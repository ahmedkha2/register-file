==> flow/design.v <==
module REG_32 #(parameter W_width = 32) (
input wire			CLK,RST,
input wire 			regWrite,
input wire			decOut_i,
input wire [W_width-1:0]	writeData,
output reg [W_width-1:0]	outreg
);
always@(posedge CLK or negedge RST) begin
if(!RST) begin
	outreg	<= 'b0;
end
else if (regWrite && decOut_i) begin
	outreg	<= writeData;
end
end
endmodule 
module DECODER (
input wire [2:0]	destreg_i,
output reg [7:0]	destreg_o
);
always@(*) begin
case(destreg_i)
      3'b000: destreg_o = 8'b00000001;
      3'b001: destreg_o = 8'b00000010;
      3'b010: destreg_o = 8'b00000100;
      3'b011: destreg_o = 8'b00001000;
      3'b100: destreg_o = 8'b00010000;
      3'b101: destreg_o = 8'b00100000;
      3'b110: destreg_o = 8'b01000000;
      3'b111: destreg_o = 8'b10000000;
endcase
end
endmodule 
module MUX #(parameter W_width = 32)(
input wire [W_width-1:0]	R0_i, R1_i, R2_i, R3_i, R4_i, R5_i, R6_i, R7_i,
input wire [2:0]		select_i,
output reg [W_width-1:0]	outBus_o
);
always@(*) begin
case(select_i)
      3'b000: outBus_o = R0_i;
      3'b001: outBus_o = R1_i;
      3'b010: outBus_o = R2_i;
      3'b011: outBus_o = R3_i;
      3'b100: outBus_o = R4_i;
      3'b101: outBus_o = R5_i;
      3'b110: outBus_o = R6_i;
      3'b111: outBus_o = R7_i;
endcase
end
endmodule 
module REG_SET #(parameter W_width = 32) (
input wire			CLK, RST,
input wire			regWrite,
input wire [7:0]		decOut_i,
input wire [W_width-1:0]	writeData_i,
output wire [W_width-1:0]	R0_o, R1_o, R2_o, R3_o, R4_o, R5_o, R6_o, R7_o
);
REG_32 R0 (.CLK(CLK), .RST(RST), .regWrite(regWrite), .decOut_i(decOut_i[0]), .writeData(writeData_i), .outreg(R0_o));
REG_32 R1 (.CLK(CLK), .RST(RST), .regWrite(regWrite), .decOut_i(decOut_i[1]), .writeData(writeData_i), .outreg(R1_o));
REG_32 R2 (.CLK(CLK), .RST(RST), .regWrite(regWrite), .decOut_i(decOut_i[2]), .writeData(writeData_i), .outreg(R2_o));
REG_32 R3 (.CLK(CLK), .RST(RST), .regWrite(regWrite), .decOut_i(decOut_i[3]), .writeData(writeData_i), .outreg(R3_o));
REG_32 R4 (.CLK(CLK), .RST(RST), .regWrite(regWrite), .decOut_i(decOut_i[4]), .writeData(writeData_i), .outreg(R4_o));
REG_32 R5 (.CLK(CLK), .RST(RST), .regWrite(regWrite), .decOut_i(decOut_i[5]), .writeData(writeData_i), .outreg(R5_o));
REG_32 R6 (.CLK(CLK), .RST(RST), .regWrite(regWrite), .decOut_i(decOut_i[6]), .writeData(writeData_i), .outreg(R6_o));
REG_32 R7 (.CLK(CLK), .RST(RST), .regWrite(regWrite), .decOut_i(decOut_i[7]), .writeData(writeData_i), .outreg(R7_o));
endmodule 
module register_file #(parameter W_width = 32) (
input wire			CLK, RST,
input wire [2:0]		srcRegA,
input wire [2:0]		destReg,
input wire [W_width-1:0]	writeData,
input wire			regWrite,
input wire [2:0]		srcRegB,
output [W_width-1:0]		outBusA,
output [W_width-1:0]		outBusB
);
wire [7:0]		dec_o;
wire [W_width-1:0]	R0, R1, R2, R3, R4, R5, R6, R7;
DECODER decoder (.destreg_i(destReg), .destreg_o(dec_o));
REG_SET set (.CLK(CLK), .RST(RST), .regWrite(regWrite), .decOut_i(dec_o), .writeData_i(writeData), .R0_o(R0), .R1_o(R1), .R2_o(R2), .R3_o(R3), .R4_o(R4), .R5_o(R5), .R6_o(R6), .R7_o(R7));
MUX m1 (.R0_i(R0), .R1_i(R1), .R2_i(R2), .R3_i(R3), .R4_i(R4), .R5_i(R5), .R6_i(R6), .R7_i(R7), .select_i(srcRegA), .outBus_o(outBusA));
MUX m2 (.R0_i(R0), .R1_i(R1), .R2_i(R2), .R3_i(R3), .R4_i(R4), .R5_i(R5), .R6_i(R6), .R7_i(R7), .select_i(srcRegB), .outBus_o(outBusB));
endmodule 
== Step by step through the tools: register_file ==
The steps from the RTL of register_file to its reports follow in flow order.
Lines are those of the file above, counted from 1.
Cell names lack the library's common part.
Not given: -
Set-up
  top module: register_file
  clock: CLK
  cell library: sky130hd
  timing corner: tt_025C_1v80

== Word-level counts ==
Counts by Yosys on the flattened word-level netlist (proc, flatten, opt, wreduce; memories kept). Register bits leave out memories and registers merged into their read ports (data or address); mux counts leave out enables and synchronous resets folded into registers. Print and check cells are left out. Cells with the same type and inputs are merged into one.
Memory sizes are those after Yosys's memory passes, which may raise the word count (mostly to a power of two), join words into wider ones and drop unused or constant bits.
Bit counts
  bits of input ports: 44
  memories kept: 1
  bits in writable memories: 0
  ROM bits: 64
  output and inout port bits: 64
  elaborated cells: 35
  register bits after elaboration: 256
  bits in latches: 0
  word width x clocked read ports: 0
Operators by class
  bitwise logic cells: 0
  $add $sub $neg: 0
  mux-type cells: 2
  eq/ne operators: 14
  reduce/logical cells: 10
  div/mod/pow operators: 0
  shift operators: 0
  $lt $le $gt $ge: 0
  multiply operators: 0
Memories
  (name not given): depth 8, bits a word 8, read ports 1, write ports 0, line 22  | case(destreg_i)
Operators with widths (count)
  parallel mux 32 bit (select 8 bit): 2
  == test 3 bit (second input constant): 8
  == test 3 x 2 -> 1 bit (second input constant): 4
  logical AND 1 bit: 8
  == test 3 x 1 -> 1 bit (second input constant): 2
  zero test 3 bit: 2

== Logic depth ==
Longest topological path by Yosys (ltp), each cell counted once; first at word level (registers and memories cut), then after technology mapping (sequential cells cut; the memories' decode and read muxes count).
Logic depth
  depth in word-level cells: 2
  ABC_AREA: 0
  gate-level depth with buffers: 7

== Netlist ==
Yosys stat after the flow's synthesis: flattened, memories mapped to cells. It holds for the ABC_AREA given above (unset counts as 0); a run with the other value may have another netlist.
Cells by type
  dfrtp_1: count 256, total area 6.41E+03 um2
  mux2_2: count 205, total area 2.31E+03 um2
  a221oi_1: count 104, total area 910.874 um2
  a22o_1: count 69, total area 604.33 um2
  mux2i_1: count 60, total area 600.576 um2
  nor2_1: count 112, total area 420.403 um2
  nand2b_1: count 59, total area 369.104 um2
  o21ai_0: count 62, total area 310.298 um2
  buf_2: count 51, total area 255.245 um2
  nand2_1: count 51, total area 191.434 um2
  o2bb2ai_1: count 20, total area 175.168 um2
  clkbuf_1: count 45, total area 168.912 um2
  inv_1: count 44, total area 165.158 um2
  a21oi_1: count 26, total area 130.125 um2
  nand3_1: count 25, total area 125.12 um2
  buf_6: count 10, total area 112.608 um2
  a22oi_1: count 13, total area 97.594 um2
  mux2_1: count 8, total area 90.086 um2
Other cell types: 23; their cells: 62.
Mapped netlist
  mapped cells: 1282
  synthesis area: 13927.1 um2
  mapped flip-flops: 256
  sequential area: 6406.1 um2
  buffer cells: 120
By module: a second synthesis without flattening, with its own total; a netlist apart from the flattened one above.
Second synthesis, totals
  cells (unflattened synthesis): 1164
  area (unflattened synthesis): 15314.7 um2
Each row is one instance without its submodules.
By module
  REG_32: area 1345.0 um2, cells 68, times used 8, seq. area 800.8 um2
  MUX: area 2244.7 um2, cells 306, times used 2, seq. area 0.0 um2
  DECODER: area 65.1 um2, cells 8, times used 1, seq. area 0.0 um2
  REG_SET: area 0.0 um2, cells 0, times used 1, seq. area 0.0 um2
  register_file: area 0.0 um2, cells 0, times used 1, seq. area 0.0 um2

== Timing after synthesis ==
Source: OpenSTA report_checks on the synthesized netlist (no wires, ideal clock, input and output delay 20% of the period each), path of least setup slack; recovery checks are left aside. Register names are those of the netlist, which keeps one name where synthesis merged equal registers.
Path post-synthesis
  path kind: input-to-output
  start point: input port srcRegA[0]
  end point: output port outBusA[10]
  driving pins on the path: 7
  launch time at the first pin: 0.416 ns
  delay of the path: 1.056 ns
  period: 2.08 ns
  required time: 1.664 ns
  arrival time: 1.472 ns
  output delay: 0.416 ns
  external input delay: 0.416 ns
  setup slack: 0.192 ns
  period reached after synthesis: 1.888 ns
"delay of the path" is the arrival time less input delay plus setup time.
A path that ends at an output port has no setup time.
"driving pins on the path" counts driving pins, that of a launching flip-flop among them; a cell with two outputs on the path counts twice.
"period reached after synthesis" is the clock period less the worst setup slack; recovery checks do not enter. This is arithmetic on one report: input and output delays are still those of the set period (20% each).
The rows between start and end are the longest chain of elaborated cells between them; the timing report does not say that the signal goes this way. Where chains are equally long, one stands for them.
A line is the first line of the expression or statement that the cell stems from. Yosys adds cells for indexed reads and writes and turns some case tables into memories.
On the way, post-synthesis
  cells stage by stage: buf_6 > nor2b_4 > buf_6 > buf_6 > a22o_1 > a221oi_1 > nor2_1
  length of the longest elaborated chain: 2
Ends and longest elaborated chain, post-synthesis
  from (decl): line 70  | input wire [2:0] srcRegA,
  == test 3 bit: line 40  | case(select_i)
  parallel mux 32 bit (select 8 bit): line 40
  to (decl): line 75  | output [W_width-1:0] outBusA,

== Worst path after layout ==
From the final timing report of job 1: the path of least setup slack in the routed layout; clock arrival at registers is part of the times.
Path post-layout
  path kind: reg-to-output
  start point: register set.R6.outreg[30]
  end point: output port outBusA[30]
  launch time at the first pin: 0.54 ns
  arrival time: 1.82 ns
  period: 1.03 ns
  output delay: 0.21 ns
  setup slack: -1.00 ns
  driving pins on the path: 6
  required time: 0.82 ns
The rows between start and end are the longest chain of elaborated cells between them; the timing report does not say that the signal goes this way. Where chains are equally long, one stands for them.
On the way, post-layout
  cells stage by stage: dfrtp_1 > mux2i_2 > o32ai_2 > a21o_1 > o22a_1 > buf_2
  length of the longest elaborated chain: 1
Ends and longest elaborated chain, post-layout
  from (decl): line 6  | output reg [W_width-1:0] outreg
  from (assign): line 10  | outreg <= 'b0;
  from (assign): line 13  | outreg <= writeData;
  parallel mux 32 bit (select 8 bit): line 40  | case(select_i)
  to (decl): line 75  | output [W_width-1:0] outBusA,

--- measured runs ---
Record of 2 stored runs of the RTL-to-layout flow on register_file, platform sky130hd. The runs are unordered. Constraints: input delay and output delay 20% of the set period each, output load 0.01 pF.
"achieved clock period (ns)" is the run's clock period less its worst setup slack. It is reckoned from that one timing run; input and output delays stay at 20% of the period that was set.
By "worst setup path time (ns)" is meant the share of the clock period that the worst setup path is allowed (20% is reserved at inputs, 20% at outputs), minus its slack. Clock arrival times at its registers enter into it.
"finish__power__total": no workload was simulated; the value follows from the tool's default switching activity.

settings of job 1
{
  "period_ns": 1.03,
  "CORE_UTILIZATION": 53,
  "SETUP_SLACK_MARGIN": 0.11,
  "PLACE_DENSITY_LB_ADDON": 0.27,
  "CELL_PAD_IN_SITES_GLOBAL_PLACEMENT": 2,
  "TNS_END_PERCENT": 25,
  "ABC_AREA": 0,
  "GPL_TIMING_DRIVEN": 1,
  "GPL_ROUTABILITY_DRIVEN": 0,
  "CAP_MARGIN": 20,
  "CORE_MARGIN": 2,
  "SLEW_MARGIN": 20
}
report of job 1
yosys chip area after synthesis (um^2): 13927.1
finish__design__die__area: 27590.9
finish__design__instance__area__stdcell: 19005.7
finish__design__instance__utilization: 0.7335
finish__timing__setup__ws: -0.996
finish__timing__setup__tns: -53.215
finish__timing__hold__ws: 0.114
finish__power__total: 3.460e-02
achieved clock period (ns): 2.026
worst setup path time (ns): 1.82
worst setup path kind: reg-to-output

settings of job 2
{
  "period_ns": 1.87,
  "CORE_UTILIZATION": 45,
  "SETUP_SLACK_MARGIN": 0.13,
  "CELL_PAD_IN_SITES_DETAIL_PLACEMENT": 1,
  "TNS_END_PERCENT": 10,
  "ABC_AREA": 0,
  "GPL_ROUTABILITY_DRIVEN": 0,
  "CAP_MARGIN": 0,
  "MAX_ROUTING_LAYER": "met4",
  "CORE_MARGIN": 2,
  "SLEW_MARGIN": 20
}
report of job 2
yosys chip area after synthesis (um^2): 13927.1
finish__design__die__area: 32373.0
finish__design__instance__area__stdcell: 18202.5
finish__design__instance__utilization: 0.5966
finish__timing__setup__ws: -0.416
finish__timing__setup__tns: -16.600
finish__timing__hold__ws: 0.320
finish__power__total: 1.887e-02
achieved clock period (ns): 2.286
worst setup path time (ns): 1.91
worst setup path kind: reg-to-output
--- end ---
